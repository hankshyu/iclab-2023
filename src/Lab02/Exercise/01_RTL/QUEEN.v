==> flow/design.v <==
module QUEEN(
    clk,
    rst_n,
    in_valid,
    col,
    row,
    in_valid_num,
    in_num,
    out_valid,
    out
    );
input               clk, rst_n, in_valid,in_valid_num;
input       [3:0]   col,row;
input       [2:0]   in_num;
output reg          out_valid;
output reg  [3:0]   out;
reg [3-1 : 0] fix_num; 
wire [4-1 : 0] read_lim = fix_num - 1;
wire [4-1 : 0] sear_lim = 12 - fix_num - 1;
reg [4- 1 : 0] col_cache [6-1 : 0];
reg [4- 1 : 0] row_cache [6-1 : 0];
reg [4-1 : 0] answer [12-1 : 0];  
reg [4-1 : 0] decide_col [11-1 : 0]; 
reg [4-1 : 0] dc_idx;  
wire [12 - 1 : 0] row_ok;
wire [11 : 1] turnback_cond;
reg [4-1 : 0] cnt;  
localparam S_INIT       = 3'd0;
localparam S_READ       = 3'd1;
localparam S_SETUP      = 3'd2;
localparam S_FORWARD    = 3'd3;
localparam S_BACKWARD   = 3'd4;
localparam S_DONE       = 3'd5;
reg [3-1 : 0] current_state, next_state;
always @(posedge clk or negedge rst_n) begin
    if(!rst_n) current_state <= S_INIT;
    else current_state <= next_state;
end
always @(*) begin
    case (current_state)
        S_INIT :begin
            if(in_valid_num) next_state = (in_num == 1)? S_SETUP : S_READ;
            else next_state = S_INIT;
        end
        S_READ : next_state = (cnt == read_lim)? S_SETUP : S_READ;
        S_SETUP: next_state = (cnt == 11)? S_FORWARD : S_SETUP;
        S_FORWARD:begin
            if (dc_idx == sear_lim && row_ok!=0) next_state = S_DONE;
            else next_state = (row_ok == 0)? S_BACKWARD : S_FORWARD;
        end
        S_BACKWARD: next_state = (turnback_cond == 0)? S_BACKWARD : S_FORWARD;
        S_DONE   : next_state = (cnt == 11)? S_INIT : S_DONE;
        default: next_state = S_INIT;
    endcase
end
always @(posedge clk or negedge rst_n) begin
    if(!rst_n) cnt <= 0;
    else begin
        case (current_state)
            S_INIT: cnt <= (in_valid_num && in_num!=1)? 1 : 0;
            S_READ: cnt <= (cnt == read_lim)? 0 : (cnt + 1);
            S_SETUP: cnt <= (cnt == 11)? 0 : (cnt + 1);
            S_FORWARD: cnt <= 0;
            S_BACKWARD: cnt <= 0;
            S_DONE: cnt <= cnt + 1;
        endcase
    end
end
always @(posedge clk or negedge rst_n) begin
    if(!rst_n) fix_num <= 0;
    else if(current_state == S_INIT) fix_num <= in_num;
end
integer idx;
always @(posedge clk or negedge rst_n) begin
    if(!rst_n)begin
        for (idx = 0; idx < 6; idx = idx + 1) begin
            row_cache[idx] <= 4'd12;
            col_cache[idx] <= 4'd12;
        end
    end else begin
        case (current_state)
            S_INIT:begin
                row_cache[0] <= row;
                col_cache[0] <= col;
            end 
            S_READ:begin
                row_cache[cnt] <= row;
                col_cache[cnt] <= col;
            end
            S_DONE:begin
                for (idx = 0; idx < 6; idx = idx + 1) begin
                    row_cache[idx] <= 4'd12;
                    col_cache[idx] <= 4'd12;
                end
            end
        endcase
    end
end
genvar genidx;
generate
    for (genidx = 1; genidx < 12; genidx = genidx + 1) begin
         assign turnback_cond[genidx] = row_ok[genidx] && (answer[decide_col[dc_idx]] < genidx);
    end
endgenerate
integer jdx;
always @(posedge clk or negedge rst_n) begin
    if(!rst_n)begin
        for (jdx = 0; jdx < 12; jdx = jdx + 1) begin
            answer[jdx] <= 4'd12;
        end
    end else begin
        case (current_state)
            S_SETUP:begin
                if(col_cache[0] == cnt) answer[cnt] <= row_cache[0];
                else if(col_cache[1] == cnt) answer[cnt] <= row_cache[1];
                else if(col_cache[2] == cnt) answer[cnt] <= row_cache[2];
                else if(col_cache[3] == cnt) answer[cnt] <= row_cache[3];
                else if(col_cache[4] == cnt) answer[cnt] <= row_cache[4];
                else if(col_cache[5] == cnt) answer[cnt] <= row_cache[5];
            end
            S_FORWARD:begin
                if(row_ok[0]) answer[decide_col[dc_idx]] <= 0;
                else if(row_ok[ 1]) answer[decide_col[dc_idx]] <=  1;
                else if(row_ok[ 2]) answer[decide_col[dc_idx]] <=  2;
                else if(row_ok[ 3]) answer[decide_col[dc_idx]] <=  3;
                else if(row_ok[ 4]) answer[decide_col[dc_idx]] <=  4;
                else if(row_ok[ 5]) answer[decide_col[dc_idx]] <=  5;
                else if(row_ok[ 6]) answer[decide_col[dc_idx]] <=  6;
                else if(row_ok[ 7]) answer[decide_col[dc_idx]] <=  7;
                else if(row_ok[ 8]) answer[decide_col[dc_idx]] <=  8;
                else if(row_ok[ 9]) answer[decide_col[dc_idx]] <=  9;
                else if(row_ok[10]) answer[decide_col[dc_idx]] <= 10;
                else if(row_ok[11]) answer[decide_col[dc_idx]] <= 11;
                else answer[decide_col[dc_idx]] <= 12;  
            end
            S_BACKWARD:begin
                if(turnback_cond[1]) answer[decide_col[dc_idx]] <=  1;
                else if(turnback_cond[ 2]) answer[decide_col[dc_idx]] <=  2;
                else if(turnback_cond[ 3]) answer[decide_col[dc_idx]] <=  3;
                else if(turnback_cond[ 4]) answer[decide_col[dc_idx]] <=  4;
                else if(turnback_cond[ 5]) answer[decide_col[dc_idx]] <=  5;
                else if(turnback_cond[ 6]) answer[decide_col[dc_idx]] <=  6;
                else if(turnback_cond[ 7]) answer[decide_col[dc_idx]] <=  7;
                else if(turnback_cond[ 8]) answer[decide_col[dc_idx]] <=  8;
                else if(turnback_cond[ 9]) answer[decide_col[dc_idx]] <=  9;
                else if(turnback_cond[10]) answer[decide_col[dc_idx]] <= 10;
                else if(turnback_cond[11]) answer[decide_col[dc_idx]] <= 11;
                else answer[decide_col[dc_idx]] <= 12;  
            end
            S_DONE:begin
                if(cnt == 11)begin
                    for (jdx = 0; jdx < 12; jdx = jdx + 1) begin
                        answer[jdx] <= 4'd12;
                    end
                end
            end
        endcase
    end
end
always @(posedge clk or negedge rst_n) begin
    if(!rst_n)dc_idx <= 0;
    else begin
        case (current_state)
            S_INIT  : dc_idx <= 0;
            S_SETUP :begin
                if(cnt == 11) dc_idx <= 0;
                else if(col_cache[0]!=cnt && col_cache[1]!=cnt && col_cache[2]!=cnt && col_cache[3]!=cnt
                    && col_cache[4]!=cnt && col_cache[5]!=cnt)dc_idx <= dc_idx + 1;
            end
            S_FORWARD: dc_idx <= (row_ok == 0)? dc_idx-1: dc_idx + 1;
            S_BACKWARD:dc_idx <= (turnback_cond == 0)? dc_idx-1 : dc_idx+1;
        endcase
    end
end
integer kdx;
always @(posedge clk or negedge rst_n) begin
    if(!rst_n)begin
        for (kdx = 0; kdx < 11; kdx = kdx + 1) begin
            decide_col[kdx] <= 4'd12;
        end
    end else begin
        case (current_state)  
            S_SETUP:begin
                if(col_cache[0]!=cnt && col_cache[1]!=cnt && col_cache[2]!=cnt && col_cache[3]!=cnt
                    && col_cache[4]!=cnt && col_cache[5]!=cnt) decide_col[dc_idx] <= cnt;
            end
            S_DONE:begin
                for (kdx = 0; kdx < 11; kdx = kdx + 1) begin
                    decide_col[kdx] <= 4'd12;
                end
            end
        endcase
    end
end
genvar genjdx;
generate
    for(genjdx = 0; genjdx < 12; genjdx = genjdx + 1)begin: gen_rowok
        assign row_ok[genjdx] =
            (answer[ 0] == 4'd12 || ((answer[ 0] != genjdx) && ((answer[ 0]- genjdx) != ( 0 - decide_col[dc_idx])) && ((answer[ 0]- genjdx) != (decide_col[dc_idx] -  0)) )) && 
            (answer[ 1] == 4'd12 || ((answer[ 1] != genjdx) && ((answer[ 1]- genjdx) != ( 1 - decide_col[dc_idx])) && ((answer[ 1]- genjdx) != (decide_col[dc_idx] -  1)) )) && 
            (answer[ 2] == 4'd12 || ((answer[ 2] != genjdx) && ((answer[ 2]- genjdx) != ( 2 - decide_col[dc_idx])) && ((answer[ 2]- genjdx) != (decide_col[dc_idx] -  2)) )) && 
            (answer[ 3] == 4'd12 || ((answer[ 3] != genjdx) && ((answer[ 3]- genjdx) != ( 3 - decide_col[dc_idx])) && ((answer[ 3]- genjdx) != (decide_col[dc_idx] -  3)) )) && 
            (answer[ 4] == 4'd12 || ((answer[ 4] != genjdx) && ((answer[ 4]- genjdx) != ( 4 - decide_col[dc_idx])) && ((answer[ 4]- genjdx) != (decide_col[dc_idx] -  4)) )) && 
            (answer[ 5] == 4'd12 || ((answer[ 5] != genjdx) && ((answer[ 5]- genjdx) != ( 5 - decide_col[dc_idx])) && ((answer[ 5]- genjdx) != (decide_col[dc_idx] -  5)) )) && 
            (answer[ 6] == 4'd12 || ((answer[ 6] != genjdx) && ((answer[ 6]- genjdx) != ( 6 - decide_col[dc_idx])) && ((answer[ 6]- genjdx) != (decide_col[dc_idx] -  6)) )) && 
            (answer[ 7] == 4'd12 || ((answer[ 7] != genjdx) && ((answer[ 7]- genjdx) != ( 7 - decide_col[dc_idx])) && ((answer[ 7]- genjdx) != (decide_col[dc_idx] -  7)) )) && 
            (answer[ 8] == 4'd12 || ((answer[ 8] != genjdx) && ((answer[ 8]- genjdx) != ( 8 - decide_col[dc_idx])) && ((answer[ 8]- genjdx) != (decide_col[dc_idx] -  8)) )) && 
            (answer[ 9] == 4'd12 || ((answer[ 9] != genjdx) && ((answer[ 9]- genjdx) != ( 9 - decide_col[dc_idx])) && ((answer[ 9]- genjdx) != (decide_col[dc_idx] -  9)) )) && 
            (answer[10] == 4'd12 || ((answer[10] != genjdx) && ((answer[10]- genjdx) != (10 - decide_col[dc_idx])) && ((answer[10]- genjdx) != (decide_col[dc_idx] - 10)) )) && 
            (answer[11] == 4'd12 || ((answer[11] != genjdx) && ((answer[11]- genjdx) != (11 - decide_col[dc_idx])) && ((answer[11]- genjdx) != (decide_col[dc_idx] - 11)) ));
    end
endgenerate
always @(posedge clk or negedge rst_n) begin
    if(!rst_n) out_valid <= 0;
    else begin
        case (current_state)    
            S_INIT: out_valid <= 0;
            S_DONE: out_valid <= 1; 
        endcase
    end
end
always @(posedge clk or negedge rst_n) begin
    if(!rst_n) out <= 0;
    else begin
        case(current_state)
        S_INIT: out <= 0;
        S_DONE: out <= answer[cnt];
        endcase
    end
end
endmodule 
Tool chain data of QUEEN
Tool output for the design above, in the order of the flow.
Lines are those of the file above, counted from 1.
Operators: Yosys type, input widths -> output width; for muxes data width and select width s.
Cell names lack the library's common part.
{"block": "inputs", "top": "QUEEN", "clock_port": "clk", "lib": "sky130hd", "lib_corner": "tt_025C_1v80"}

Elaborated design
Yosys after proc, flatten, opt, wreduce and memory -nomap, before mapping. Print and check cells are not counted. Equal cells are merged and count once.
{"block": "bits", "reg_bits": 159, "out_inout_bits": 5, "wordCells": 2981}
{"block": "op_classes", "add_sub_neg": 161, "n_cmp": 11, "equal": 1098, "muxes": 1005, "reduce_logical": 665}
{"block": "op_table", "operator": "$ne 32x32->1", "count": 253}
{"block": "op_table", "operator": "$mux 4", "count": 953}
{"block": "op_table", "operator": "$ne 4x32->1", "count": 23}
{"block": "op_table", "operator": "$eq 4x4->1 const B", "count": 123}
{"block": "op_table", "operator": "$ne 13x13->1 const B", "count": 36}
{"block": "op_table", "operator": "$eq 4x3->1 const B", "count": 112}
{"block": "op_table", "operator": "$logic_and 1x1->1", "count": 438}
{"block": "op_table", "operator": "$ne 32x4->1", "count": 11}
{"block": "op_table", "operator": "$reduce_and 29->1", "count": 12}
{"block": "op_table", "operator": "$ne 14x14->1 const B", "count": 24}
{"block": "op_table", "operator": "$ne 12x12->1 const B", "count": 24}
{"block": "op_table", "operator": "$ne 4x4->1 const B", "count": 72}
{"block": "op_table", "operator": "$ne 11x11->1 const B", "count": 24}
{"block": "op_table", "operator": "$sub 4x3->5 const B", "count": 52}
{"block": "op_table", "operator": "$sub 4x4->5 const B", "count": 52}
{"block": "op_table", "operator": "$ne 10x10->1 const B", "count": 24}
{"block": "op_table", "operator": "$eq 4x2->1 const B", "count": 56}
{"block": "op_table", "operator": "$ne 9x9->1 const B", "count": 24}
{"block": "op_table", "operator": "$pmux 4 s4", "count": 13}
{"block": "op_table", "operator": "$ne 4x3->1 const B", "count": 48}
{"block": "op_table", "operator": "$ne 8x8->1 const B", "count": 24}
{"block": "op_table", "operator": "$pmux 4 s2", "count": 22}
{"block": "op_table", "operator": "$ne 7x7->1 const B", "count": 25}
{"block": "op_table", "operator": "$logic_or 1x1->1", "count": 144}
{"block": "op_table", "operator": "$ne 6x6->1 const B", "count": 24}
{"block": "op_table", "operator": "$sub 4x2->5 const B", "count": 26}
{"block": "op_table", "operator": "$ne 5x5->1 const B", "count": 24}
{"block": "op_table", "operator": "$eq 4x1->1 const B", "count": 28}
Other operator kinds: 45; their cells: 249.

Longest topological paths
Yosys ltp: most cells in a row. Word level: on the elaborated netlist, between registers, memories and ports. Mapped: between sequential cells and ports; inverters and the memories' decode and read muxes count.
{"block": "logic_depth", "ltp_word": 46, "abc_area": 0, "depth_mapped": 34, "ltp_nobuf": 24}

Netlist
Source: synth_stat.txt of the flow (Yosys; design flattened, memories mapped). It holds for the ABC_AREA given above (unset counts as 0); a run with the other value may have another netlist.
Totals and module areas in this step are rounded.
{"block": "types", "cell": "xnor2_1", "count": 435, "area_total_um2": 3.81E+03}
{"block": "types", "cell": "ha_1", "count": 201, "area_total_um2": 2.51E+03}
{"block": "types", "cell": "dfrtp_1", "count": 91, "area_total_um2": 2.28E+03}
{"block": "types", "cell": "dfstp_2", "count": 71, "area_total_um2": 1.87E+03}
{"block": "types", "cell": "nand2_1", "count": 296, "area_total_um2": 1.11E+03}
{"block": "types", "cell": "a21oi_1", "count": 220, "area_total_um2": 1.1E+03}
{"block": "types", "cell": "xor2_1", "count": 121, "area_total_um2": 1.06E+03}
{"block": "types", "cell": "nand3_1", "count": 208, "area_total_um2": 1.04E+03}
{"block": "types", "cell": "xnor3_1", "count": 42, "area_total_um2": 945.907}
{"block": "types", "cell": "nor2_1", "count": 234, "area_total_um2": 878.342}
{"block": "types", "cell": "mux2_2", "count": 71, "area_total_um2": 799.517}
{"block": "types", "cell": "o21ai_0", "count": 150, "area_total_um2": 750.72}
{"block": "types", "cell": "clkbuf_1", "count": 172, "area_total_um2": 645.619}
{"block": "types", "cell": "nand4_1", "count": 94, "area_total_um2": 588.064}
{"block": "types", "cell": "nor3_1", "count": 110, "area_total_um2": 550.528}
{"block": "types", "cell": "nor4_1", "count": 86, "area_total_um2": 538.016}
{"block": "types", "cell": "mux2i_1", "count": 45, "area_total_um2": 450.432}
{"block": "types", "cell": "o211ai_1", "count": 49, "area_total_um2": 367.853}
Not listed: further types 107, cells in them 1103.
{"block": "synth_totals", "cells": 3799, "synth_area_um2": 29600, "seqArea_um2": 4140, "ffs": 162}

Worst setup path after synthesis
Path of least setup slack by OpenSTA after synthesis, without wires, with an ideal clock, recovery checks aside; 20% of the period is set as input and as output delay. Where synthesis merged equal registers, the netlist keeps one of their names.
{"block": "synth_timing", "path_kind": "register to register", "startpoint": "register dc_idx[0]", "endpoint": "register answer[11][1]", "period_ns": 7.52, "launch_ns": 0.000, "arrival_time_ns": 7.512, "required_ns": 7.395, "setup_slack_ns": -0.117, "delay_ns": 7.637, "stages": 31, "path_buffers": 8, "synth_period_reached_ns": 7.637}
"delay_ns" = arrival - input delay + setup time.
"stages": output pins that drive a net of the path, with the launching flip-flop's if there is one; two outputs of one cell count as two.
"synth_period_reached_ns" is the clock period less the worst setup slack; recovery checks do not enter. This is arithmetic on one report: input and output delays are still those of the set period (20% each).
The rows between start and end are the longest chain of elaborated cells between them; the timing report does not say that the signal goes this way. Where chains are equally long, one stands for them.
A line is the first line of the expression or statement that the cell stems from. Yosys adds cells for indexed reads and writes and turns some case tables into memories.
A register here has more assigning lines than the two given.
Where a signal picks the word or bit written, the line may be left out of the assigning lines.
{"block": "synth_between", "path_cell_list": "dfrtp_1 inv_1 ha_1 buf_2 buf_4 nand2_1 a221oi_2 buf_6 nor2_4 a21oi_2 buf_4 buf_2 buf_4 buf_2 ha_1 clkbuf_1 clkinv_1 nand2_1 a21oi_1 a2111oi_4 xnor2_1 nor4b_1 or4_1 or4_4 or4_4 nand4_1 nor3_1 a222oi_1 nand4b_1 a21boi_2 mux2_2", "elab_chain_len": 46, "cells_between": 1214}
{"block": "synth_lines", "element": "start: declaration", "line_no": 24, "source": "reg [4-1 : 0] dc_idx;"}
{"block": "synth_lines", "element": "start: assignment", "line_no": 168, "source": "&& col_cache[4]!=cnt && col_cache[5]!=cnt)dc_idx <= dc_idx + 1;"}
{"block": "synth_lines", "element": "start: assignment", "line_no": 170, "source": "S_FORWARD: dc_idx <= (row_ok == 0)? dc_idx-1: dc_idx + 1;"}
{"block": "synth_lines", "element": "$eq 4x4->1", "line_no": 199, "source": "(answer[ 0] == 4'd12 || ((answer[ 0] != genjdx) && ((answer[ 0]- genjdx) != ( 0 - decide_col[dc_idx])) && ((an ..."}
{"block": "synth_lines", "element": "$pmux 4 s11", "line_no": 199}
{"block": "synth_lines", "element": "$sub 1x4->5", "line_no": 199}
{"block": "synth_lines", "element": "$ne 32x32->1", "line_no": 199}
{"block": "synth_lines", "element": "$logic_and 1x1->1 (2 in a row)", "line_no": 199}
{"block": "synth_lines", "element": "$logic_or 1x1->1", "line_no": 199}
{"block": "synth_lines", "element": "$logic_and 1x1->1 (11 in a row)", "line_no": 199}
{"block": "synth_lines", "element": "(+21 left out)"}
{"block": "synth_lines", "element": "$mux 4", "line_no": 127, "source": "else if(row_ok[ 5]) answer[decide_col[dc_idx]] <=  5;"}
{"block": "synth_lines", "element": "$mux 4", "line_no": 126, "source": "else if(row_ok[ 4]) answer[decide_col[dc_idx]] <=  4;"}
{"block": "synth_lines", "element": "$mux 4", "line_no": 125, "source": "else if(row_ok[ 3]) answer[decide_col[dc_idx]] <=  3;"}
{"block": "synth_lines", "element": "$mux 4", "line_no": 124, "source": "else if(row_ok[ 2]) answer[decide_col[dc_idx]] <=  2;"}
{"block": "synth_lines", "element": "$mux 4", "line_no": 123, "source": "else if(row_ok[ 1]) answer[decide_col[dc_idx]] <=  1;"}
{"block": "synth_lines", "element": "$mux 4", "line_no": 122, "source": "if(row_ok[0]) answer[decide_col[dc_idx]] <= 0;"}
{"block": "synth_lines", "element": "$pmux 4 s4", "line_no": 112, "source": "case (current_state)"}
{"block": "synth_lines", "element": "end: assignment", "line_no": 114, "source": "if(col_cache[0] == cnt) answer[cnt] <= row_cache[0];"}
{"block": "synth_lines", "element": "end: assignment", "line_no": 115, "source": "else if(col_cache[1] == cnt) answer[cnt] <= row_cache[1];"}
{"block": "synth_lines", "element": "end: declaration", "line_no": 22, "source": "reg [4-1 : 0] answer [12-1 : 0];"}

Worst path after layout
From the final timing report of stored run 1: the path of least setup slack in the routed layout; clock arrival at registers is part of the times.
{"block": "layout_timing", "path_kind": "register to register", "startpoint": "register dc_idx[1]", "endpoint": "register answer[9][0]", "period_ns": 6.03, "launch_ns": 0.44, "arrival_time_ns": 7.14, "required_ns": 6.42, "setup_slack_ns": -0.72, "stages": 30, "path_buffers": 7}
The rows between start and end are the longest chain of elaborated cells between them; the timing report does not say that the signal goes this way. Where chains are equally long, one stands for them.
A register here has more assigning lines than the two given.
Where a signal picks the word or bit written, the line may be left out of the assigning lines.
{"block": "layout_between", "path_cell_list": "dfrtp_2 inv_4 ha_4 buf_6 or4_4 o211ai_4 nand2_4 o21ai_4 ha_4 nand3_4 nor4_4 a2111oi_4 buf_6 buf_12 clkbuf_16 xnor2_4 buf_6 xnor2_2 a32oi_2 nand4_1 or4_1 or4_4 a21oi_4 buf_6 a21oi_1 a211o_1 a41o_1 a31oi_4 buf_6 mux2_4", "elab_chain_len": 46, "cells_between": 1214}
{"block": "layout_lines", "element": "start: declaration", "line_no": 24, "source": "reg [4-1 : 0] dc_idx;"}
{"block": "layout_lines", "element": "start: assignment", "line_no": 168, "source": "&& col_cache[4]!=cnt && col_cache[5]!=cnt)dc_idx <= dc_idx + 1;"}
{"block": "layout_lines", "element": "start: assignment", "line_no": 170, "source": "S_FORWARD: dc_idx <= (row_ok == 0)? dc_idx-1: dc_idx + 1;"}
{"block": "layout_lines", "element": "$eq 4x4->1", "line_no": 199, "source": "(answer[ 0] == 4'd12 || ((answer[ 0] != genjdx) && ((answer[ 0]- genjdx) != ( 0 - decide_col[dc_idx])) && ((an ..."}
{"block": "layout_lines", "element": "$pmux 4 s11", "line_no": 199}
{"block": "layout_lines", "element": "$sub 1x4->5", "line_no": 199}
{"block": "layout_lines", "element": "$ne 32x32->1", "line_no": 199}
{"block": "layout_lines", "element": "$logic_and 1x1->1 (2 in a row)", "line_no": 199}
{"block": "layout_lines", "element": "$logic_or 1x1->1", "line_no": 199}
{"block": "layout_lines", "element": "$logic_and 1x1->1 (11 in a row)", "line_no": 199}
{"block": "layout_lines", "element": "(+21 left out)"}
{"block": "layout_lines", "element": "$mux 4", "line_no": 127, "source": "else if(row_ok[ 5]) answer[decide_col[dc_idx]] <=  5;"}
{"block": "layout_lines", "element": "$mux 4", "line_no": 126, "source": "else if(row_ok[ 4]) answer[decide_col[dc_idx]] <=  4;"}
{"block": "layout_lines", "element": "$mux 4", "line_no": 125, "source": "else if(row_ok[ 3]) answer[decide_col[dc_idx]] <=  3;"}
{"block": "layout_lines", "element": "$mux 4", "line_no": 124, "source": "else if(row_ok[ 2]) answer[decide_col[dc_idx]] <=  2;"}
{"block": "layout_lines", "element": "$mux 4", "line_no": 123, "source": "else if(row_ok[ 1]) answer[decide_col[dc_idx]] <=  1;"}
{"block": "layout_lines", "element": "$mux 4", "line_no": 122, "source": "if(row_ok[0]) answer[decide_col[dc_idx]] <= 0;"}
{"block": "layout_lines", "element": "$pmux 4 s4", "line_no": 112, "source": "case (current_state)"}
{"block": "layout_lines", "element": "end: assignment", "line_no": 114, "source": "if(col_cache[0] == cnt) answer[cnt] <= row_cache[0];"}
{"block": "layout_lines", "element": "end: assignment", "line_no": 115, "source": "else if(col_cache[1] == cnt) answer[cnt] <= row_cache[1];"}
{"block": "layout_lines", "element": "end: declaration", "line_no": 22, "source": "reg [4-1 : 0] answer [12-1 : 0];"}

Subject: QUEEN on sky130hd, stored results

Hello all,

2 stored runs of QUEEN in the flow (synthesis by Yosys, layout by OpenROAD, sky130hd cells), in arbitrary order. Constraints: input delay and output delay 20% of the set period each, output load 0.01 pF.
By "timing.achieved_period_ns" is meant the clock period of the run minus its worst setup slack. This is arithmetic on one report: input and output delays are still those of the set period (20% each).
"critical_path_time_ns" means the part of the period allowed to the worst setup path (the constraints hold back 20% at inputs and 20% at outputs) less its slack; where the path has registers, the arrival times of their clocks count too.
The results are shown rounded.

{"run": "stored run 1", "settings": { "period_ns": 6.03, "CAP_MARGIN": 20, "CORE_MARGIN": 2, "CORE_UTILIZATION": 40, "SLEW_MARGIN": 20 }, "results": { "yosys.chip_area_um2": 29600, "total_die_area_um2": 76200, "post_route_stdcell_area_um2": 40600, "layout_utilization_pct": 55.6, "final_setup_ws_ns": -0.721, "total_negative_slack_ns": -30.4, "holdWs_ns": 0.496, "timing.achieved_period_ns": 6.751, "critical_path_time_ns": 6.75, "path_kind": "register to register" }}
{"run": "stored run 2", "settings": { "period_ns": 14.6, "CORE_UTILIZATION": 55, "SETUP_SLACK_MARGIN": -0.41, "PLACE_DENSITY": 0.35, "HOLD_SLACK_MARGIN": 0.17, "ABC_AREA": 0, "GPL_TIMING_DRIVEN": 1, "GPL_ROUTABILITY_DRIVEN": 1, "CTS_CLUSTER_SIZE": 70, "CAP_MARGIN": 20, "CORE_MARGIN": 2, "SLEW_MARGIN": 20 }, "results": { "yosys.chip_area_um2": 29600, "total_die_area_um2": 55700, "post_route_stdcell_area_um2": 30800, "layout_utilization_pct": 57.7, "final_setup_ws_ns": 2.98, "total_negative_slack_ns": 0.000, "holdWs_ns": 0.496, "timing.achieved_period_ns": 11.624, "critical_path_time_ns": 11.62, "path_kind": "register to register" }}

Thanks
