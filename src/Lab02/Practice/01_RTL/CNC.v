==> flow/design.v <==
module CNC(
    clk,
    rst_n,
    IN_VALID,
    MODE,
    IN,
    OUT_VALID,
    OUT
    );
input           clk, rst_n, IN_VALID;
input   [ 1:0]  MODE;
input   [ 7:0]  IN;
output          OUT_VALID;
output  [16:0]  OUT;
parameter s_idle = 3'd0; 
parameter s_input = 3'd1;
parameter s_add = 3'd2;
parameter s_sub = 3'd3;
parameter s_mul = 3'd4;
parameter s_output = 3'd6; 
reg [2:0] current_state, next_state;
reg [1:0] cnt;
reg [1:0] MODE_r;
reg signed  [7:0] A, B, C, D;
reg signed [16:0] E, F;
reg signed       [16:0] ACC_OUT;
reg signed  [8:0] ACC_A, ACC_B;
reg signed [15:0] ACC_C;
always @(posedge clk) begin
    if(!rst_n)
        current_state <= s_idle;
    else
        current_state <= next_state;
end
always @(*) begin
    case(current_state)
    s_idle: if(IN_VALID) next_state = s_input;
            else         next_state = s_idle;
    s_input: if(cnt==2'd2)
                 case(MODE_r)
                 2'd0: next_state = s_add;
                 2'd1: next_state = s_sub;
                 2'd2: next_state = s_mul;
                 default: next_state = s_input;
                 endcase
             else
                 next_state = s_input;
    s_add:   if(cnt==2'd1) next_state = s_output;
             else next_state = s_add;
    s_sub:   if(cnt==2'd1) next_state = s_output;
             else next_state = s_sub;
    s_mul:   if(cnt==2'd3) next_state = s_output;
             else next_state = s_mul;
    s_output: if(cnt==2'd1) next_state = s_idle;
             else next_state = s_output; 
    default: next_state = current_state;
    endcase
end
always @(posedge clk) begin
    if(!rst_n)
        cnt <= 2'b0;
    else
    case(current_state)
    s_idle: cnt <= 2'b0;
    s_input: if(cnt==2'd2) cnt <= 2'b0;
             else cnt <= cnt+1'b1;
    s_add:   if(cnt==2'd1) cnt <= 2'b0;
             else cnt <= cnt+1'b1;
    s_sub:   if(cnt==2'd1) cnt <= 2'b0;
             else cnt <= cnt+1'b1;
    s_mul:   if(cnt==2'd3) cnt <= 2'b0;
             else cnt <= cnt+1'b1;
    s_output: if(cnt==2'd1) cnt <= 2'b0;
             else cnt <= cnt+1'b1;
    default: cnt <= cnt;
    endcase
end
always @(posedge clk) begin
    if(!rst_n)
        MODE_r <= 2'b0;
    else
    case(current_state)
    s_idle: if(IN_VALID) MODE_r <= MODE;
    default: MODE_r <= MODE_r;
    endcase
end
always @(posedge clk) begin
    if(!rst_n)
        A <= 8'b0;
    else
    case(current_state)
    s_idle: if(IN_VALID) A <= IN;
    default: A <= A;
    endcase
end
always @(posedge clk) begin
    if(!rst_n)begin
        B <= 8'b0;
        C <= 8'b0;
        D <= 8'b0;
    end
    else if(current_state == s_input)begin
        case (cnt)
            2'd0: B <= IN;
            2'd1: C <= IN;
            2'd2: D <= IN;
        endcase
    end
end
always @(*) begin
    ACC_OUT = ACC_C + ACC_A * ACC_B;
end
always @(*) begin
    case(current_state)
    s_add, s_sub: ACC_C = (cnt==2'b0)? A : B;
    s_mul:begin
        case (cnt)
            2'd0: ACC_C = 0;
            2'd1: ACC_C = E[15:0];
            2'd2: ACC_C = 0;
            2'd3: ACC_C = F[15:0];
        endcase
    end
    default: ACC_C = 8'b0;
    endcase
end
always @(*) begin
    case(current_state)
    s_add, s_sub: ACC_A = (cnt==2'b0)? C : D;
    s_mul:begin
        case (cnt)
            2'd0: ACC_A = A;
            2'd1: ACC_A = -B;
            2'd2: ACC_A = A;
            2'd3: ACC_A = B;
        endcase
    end
    default: ACC_A = 8'b0;
    endcase
end
always @(*) begin
    case(current_state)
    s_add: ACC_B = 8'b1;
    s_sub: ACC_B = -8'b1;
    s_mul:begin
        case (cnt)
            2'd0: ACC_B = C;
            2'd1: ACC_B = D;
            2'd2: ACC_B = D;
            2'd3: ACC_B = C;
        endcase
    end
    default: ACC_B = 8'b0;
    endcase
end
always @(posedge clk) begin
    if(!rst_n)
        E <= 17'b0;
    else
    case(current_state)
    s_add, s_sub: if(cnt==2'b0) E <= ACC_OUT;
    s_mul: if(cnt == 2'd0 || cnt == 2'd1) E <= ACC_OUT;
    endcase
end
always @(posedge clk) begin
    if(!rst_n)
        F <= 17'b0;
    else
    case(current_state)
    s_add, s_sub: if(cnt==2'b1) F <= ACC_OUT;
    s_mul: if(cnt == 2'd2 || cnt == 2'd3) F <= ACC_OUT;
    endcase
end
assign OUT_VALID = (current_state == s_output);
assign OUT = (current_state == s_output)?((cnt == 2'b00)? E:F):0;
endmodule
==> Step by step through the tools: CNC <==
The steps from the RTL of CNC to its reports follow in flow order.
Line numbers count from 1 in the design file above.
Library cell names are shortened.
{ "design": {"top": "CNC", "clock": "clk", "library": "sky130hd", "corner": "tt_025C_1v80"} }

==> Word level <==
Yosys after proc, flatten, opt, wreduce and memory -nomap, before mapping. Memory bits, and registers merged into a memory's read port (data or address), are not among the register bits. Print and check cells are not counted. Equal cells are merged and count once.
{ "op_classes": {"addsub": 3, "multipliers": 1, "n_eq": 14, "n_mux": 28, "reduce_and_logical": 18} }
{ "op_table": {"columns": ["cell", "n"], "rows": [
  ["multiplier 9 x 9 -> 17 bit", 1],
  ["two-way mux 17 bit", 6],
  ["parallel mux 17 bit (select 2 bit)", 2],
  ["parallel mux 9 bit (select 3 bit)", 2],
  ["parallel mux 16 bit (select 3 bit)", 1],
  ["parallel mux 9 bit (select 2 bit)", 2],
  ["parallel mux 16 bit (select 2 bit)", 1],
  ["parallel mux 3 bit (select 6 bit)", 1],
  ["adder 16 x 17 -> 17 bit", 1],
  ["two-way mux 8 bit", 2],
  ["two-way mux 3 bit", 4],
  ["negator 8 -> 9 bit", 1],
  ["parallel mux 3 bit (select 3 bit)", 1],
  ["AND reduction 2 bit", 4],
  ["OR reduction 2 bit", 4],
  ["parallel mux 2 bit (select 4 bit)", 1],
  ["two-way mux 2 bit", 4],
  ["equality test 2 bit with constant B", 3],
  ["equality test 3 x 2 -> 1 bit with constant B", 2],
  ["equality test 3 bit with constant B", 2],
  ["AND reduction 3 bit", 2],
  ["nonzero test 6 bit", 1],
  ["equality test 2 x 1 -> 1 bit with constant B", 2],
  ["inequality test 2 x 1 -> 1 bit with constant B", 2],
  ["inequality test 2 bit with constant B", 2],
  ["logical NOT 2 bit", 2],
  ["equality test 3 x 1 -> 1 bit with constant B", 1],
  ["logical NOT 3 bit", 1]
]} }
Other operator kinds: 5; their cells: 6.
{ "bits": {"register_bits": 73, "input_bits": 13, "output_inout_bits": 18, "wordCells": 73} }

==> Longest topological paths <==
Longest topological path by Yosys (ltp), each cell counted once; first at word level (registers and memories cut), then after technology mapping (sequential cells cut; the memories' decode and read muxes count).
{ "depth": {"ltp_word": 8, "abc_area": 0, "mapped_depth": 28, "depth_no_buf": 27} }

==> Synthesis result <==
Yosys stat after the flow's synthesis: flattened, memories mapped to cells. It holds for the ABC_AREA given above (unset counts as 0); a run with the other value may have another netlist.
{ "types": {"columns": ["cell", "n", "type_area_um2"], "rows": [
  ["fa_1", 79, 1.58E+03],
  ["dfxtp_1", 76, 1.52E+03],
  ["ha_1", 56, 700.672],
  ["nand2_1", 149, 559.286],
  ["a21oi_1", 101, 505.485],
  ["inv_1", 126, 472.954],
  ["mux2i_1", 35, 350.336],
  ["nor2_1", 57, 213.955],
  ["nand3_1", 30, 150.144],
  ["xnor2_1", 16, 140.134],
  ["nor2b_1", 22, 137.632],
  ["clkbuf_1", 29, 108.854],
  ["and3_1", 16, 100.096],
  ["o21ai_0", 17, 85.082],
  ["a21o_1", 10, 75.072],
  ["mux2_2", 6, 67.565],
  ["o22ai_1", 10, 62.56],
  ["o21ai_1", 12, 60.058]
]} }
Other cell types: 34; their cells: 95.
{ "synth_totals": {"cells": 942, "synth_area_um2": 7569.8, "seq_area_um2": 1521.5, "flip_flops": 76, "buf_cells": 43} }

==> Timing after synthesis <==
Path of least setup slack by OpenSTA after synthesis, without wires, with an ideal clock, recovery checks aside; 20% of the period is set as input and as output delay. Where synthesis merged equal registers, the netlist keeps one of their names.
{ "synth_timing": {"path_type": "reg2reg", "start": "register cnt[0]", "end": "register E[15]", "clock_period_ps": 5840, "setup_time_ps": 141, "t_first_pin_ps": 0, "arrival_ps": 5793, "required_time_ps": 5699, "path_slack_ps": -94, "delay_ps": 5934, "stages": 21, "path_buffers": 1, "synth_period_reached_ps": 5934} }
"delay_ps" is the arrival time less input delay plus setup time.
"stages": output pins that drive a net of the path, with the launching flip-flop's if there is one; two outputs of one cell count as two.
"synth_period_reached_ps" = period - worst setup slack (recovery checks aside). The figure is calculated, with input and output delays left at 20% of the set period.
Between the ends stands the longest chain of elaborated cells between them, by number of cells; it is not shown to be the way that was timed. Of several equally long chains one is given.
Each line given opens the expression or statement behind the cell; cells for indexed reads and writes are added by Yosys, which also makes memories of some case tables.
At most two assigning lines are given for a register; there are more.
{ "synth_between": {"path_cell_list": "dfxtp_1 inv_1 ha_1 buf_6 mux2_2 a21oi_1 nor2b_1 fa_1 inv_1 fa_1 fa_1 inv_1 fa_1 inv_1 fa_1 inv_1 ha_1 a21oi_1 nand2_1 o31ai_1 o221ai_1", "elab_chain_cells": 8, "cone_cells": 24, "cone_classes": "1 x add/sub; 1 x mul; 5 x eq/ne; 11 x mux; 6 x reduce/logical"} }
{ "synth_rtl": {"columns": ["item", "line_no", "text"], "rows": [
  ["start: declaration", 22, "reg [1:0] cnt;"],
  ["start: assignment", 66, "else cnt <= cnt+1'b1;"],
  ["start: assignment", 68, "else cnt <= cnt+1'b1;"],
  ["logical NOT 2 bit", 131, "case (cnt)"],
  ["OR reduction 2 bit", null, null],
  ["parallel mux 9 bit (select 3 bit)", 131, null],
  ["parallel mux 9 bit (select 2 bit)", 128, "case(current_state)"],
  ["multiplier 9 x 9 -> 17 bit", 111, "ACC_OUT = ACC_C + ACC_A * ACC_B;"],
  ["adder 16 x 17 -> 17 bit", 111, null],
  ["two-way mux 17 bit", 162, "s_mul: if(cnt == 2'd0 || cnt == 2'd1) E <= ACC_OUT;"],
  ["parallel mux 17 bit (select 2 bit)", 160, "case(current_state)"],
  ["end: assignment", 158, "E <= 17'b0;"],
  ["end: assignment", 161, "s_add, s_sub: if(cnt==2'b0) E <= ACC_OUT;"],
  ["end: declaration", 25, "reg signed [16:0] E, F;"]
]} }

==> Path in the finished layout <==
From the final timing report of entry A: the path of least setup slack in the routed layout; clock arrival at registers is part of the times.
The report prints the path's times to 10 ps; the period is as set.
{ "layout_timing": {"path_type": "reg2reg", "start": "register cnt[1]", "end": "register E[16]", "clock_period_ps": 3630, "setup_time_ps": 50, "t_first_pin_ps": 350, "arrival_ps": 5840, "required_time_ps": 3920, "path_slack_ps": -1920, "stages": 24, "path_buffers": 2} }
Between the ends stands the longest chain of elaborated cells between them, by number of cells; it is not shown to be the way that was timed. Of several equally long chains one is given.
At most two assigning lines are given for a register; there are more.
{ "layout_between": {"path_cell_list": "dfxtp_4 inv_6 ha_4 buf_4 o21ai_2 a21oi_1 buf_4 or2_2 fa_1 fa_1 inv_1 fa_1 fa_1 inv_1 fa_1 inv_2 ha_4 o21ai_2 a21oi_2 and4_1 a211oi_2 o21a_1 or3_1 nand3_1", "elab_chain_cells": 8, "cone_cells": 24, "cone_classes": "1 x add/sub; 1 x mul; 5 x eq/ne; 11 x mux; 6 x reduce/logical"} }
{ "layout_rtl": {"columns": ["item", "line_no", "text"], "rows": [
  ["start: declaration", 22, "reg [1:0] cnt;"],
  ["start: assignment", 66, "else cnt <= cnt+1'b1;"],
  ["start: assignment", 68, "else cnt <= cnt+1'b1;"],
  ["logical NOT 2 bit", 131, "case (cnt)"],
  ["OR reduction 2 bit", null, null],
  ["parallel mux 9 bit (select 3 bit)", 131, null],
  ["parallel mux 9 bit (select 2 bit)", 128, "case(current_state)"],
  ["multiplier 9 x 9 -> 17 bit", 111, "ACC_OUT = ACC_C + ACC_A * ACC_B;"],
  ["adder 16 x 17 -> 17 bit", 111, null],
  ["two-way mux 17 bit", 162, "s_mul: if(cnt == 2'd0 || cnt == 2'd1) E <= ACC_OUT;"],
  ["parallel mux 17 bit (select 2 bit)", 160, "case(current_state)"],
  ["end: assignment", 158, "E <= 17'b0;"],
  ["end: assignment", 161, "s_add, s_sub: if(cnt==2'b0) E <= ACC_OUT;"],
  ["end: declaration", 25, "reg signed [16:0] E, F;"]
]} }

Appendix: measured runs

Measured results for CNC: 2 stored runs of the Yosys and OpenROAD flow on sky130hd. The settings differ; the order carries no meaning. The constraints put input and output delay at 20% of the set period each and load the outputs with 0.01 pF.
"timing.achieved_period_ps": clock period set for the run, less the worst setup slack. It is reckoned from that one timing run; input and output delays stay at 20% of the period that was set.
"timing.worst_path_ps": the worst setup path's part of the clock period (all of it between registers, 20% less for each end at a port) less its slack. A launch clock that arrives late makes it longer, a capture clock that arrives late makes it shorter.
By "totalPower_uw" is meant OpenSTA's value without simulated activity: inputs other than the clock are taken to toggle once in ten clock periods, and the tool carries that through the logic.
"timing.worst_path_ps" is known to 10 ps.

Entry A
==> flow/run.sh <==
#!/bin/bash
# the make line also repeats the synthesis and layout settings of config.mk as NAME=value (left out here)
make -C /OpenROAD-flow-scripts/flow DESIGN_CONFIG=/design/flow/config.mk WORK_HOME=/design/flow/orfs CLKGATE_MAP_FILE= finish
==> flow/config.mk <==
export PLATFORM = sky130hd
export DESIGN_NAME = CNC
export DESIGN_NICKNAME = CNC
export VERILOG_FILES = /design/flow/design.v
export SDC_FILE = /design/flow/constraint.sdc
export NUM_CORES = 4
export LEC_CHECK = 0
export CAP_MARGIN = 20
export CORE_MARGIN = 2
export CORE_UTILIZATION = 40
export SLEW_MARGIN = 20
==> flow/constraint.sdc <==
create_clock -name core_clock -period 3.63 [get_ports {clk}]
set_input_delay 0.7260 -clock core_clock [delete_from_list [all_inputs] [get_ports {clk}]]
set_output_delay 0.7260 -clock core_clock [all_outputs]
set_load 0.01 [all_outputs]

==> results of entry A, as JSON <==
{
  "final_hold_ws_ps": 466,
  "synth_area_um2": 7569.8,
  "finalUtil_pct": 55.2,
  "timing.achieved_period_ps": 5551,
  "tns_ps": -43548,
  "timing.worst_path_ps": 5550,
  "path_kind": "reg2reg",
  "worst_setup_slack_ps": -1921,
  "final_cell_area_um2": 10297.4,
  "totalPower_uw": 2207,
  "final_die_area_um2": 20040.6
}

Entry B
==> flow/run.sh <==
#!/bin/bash
# the make line also repeats the synthesis and layout settings of config.mk as NAME=value (left out here)
make -C /OpenROAD-flow-scripts/flow DESIGN_CONFIG=/design/flow/config.mk WORK_HOME=/design/flow/orfs CLKGATE_MAP_FILE= finish
==> flow/config.mk <==
export PLATFORM = sky130hd
export DESIGN_NAME = CNC
export DESIGN_NICKNAME = CNC
export VERILOG_FILES = /design/flow/design.v
export SDC_FILE = /design/flow/constraint.sdc
export NUM_CORES = 4
export LEC_CHECK = 0
export CAP_MARGIN = 10
export CELL_PAD_IN_SITES_GLOBAL_PLACEMENT = 0
export CORE_MARGIN = 5
export CORE_UTILIZATION = 40
export GPL_TIMING_DRIVEN = 1
export PLACE_DENSITY_LB_ADDON = 0.26
export SETUP_SLACK_MARGIN = 1.03
export SLEW_MARGIN = 20
export TNS_END_PERCENT = 100
==> flow/constraint.sdc <==
create_clock -name core_clock -period 7.64 [get_ports {clk}]
set_input_delay 1.5280 -clock core_clock [delete_from_list [all_inputs] [get_ports {clk}]]
set_output_delay 1.5280 -clock core_clock [all_outputs]
set_load 0.01 [all_outputs]

==> results of entry B, as JSON <==
{
  "final_hold_ws_ps": 462,
  "synth_area_um2": 7569.8,
  "finalUtil_pct": 45.5,
  "timing.achieved_period_ps": 6290,
  "tns_ps": 0,
  "timing.worst_path_ps": 6290,
  "path_kind": "reg2reg",
  "worst_setup_slack_ps": 1350,
  "final_cell_area_um2": 8474.4,
  "totalPower_uw": 956.9,
  "final_die_area_um2": 21775.4
}
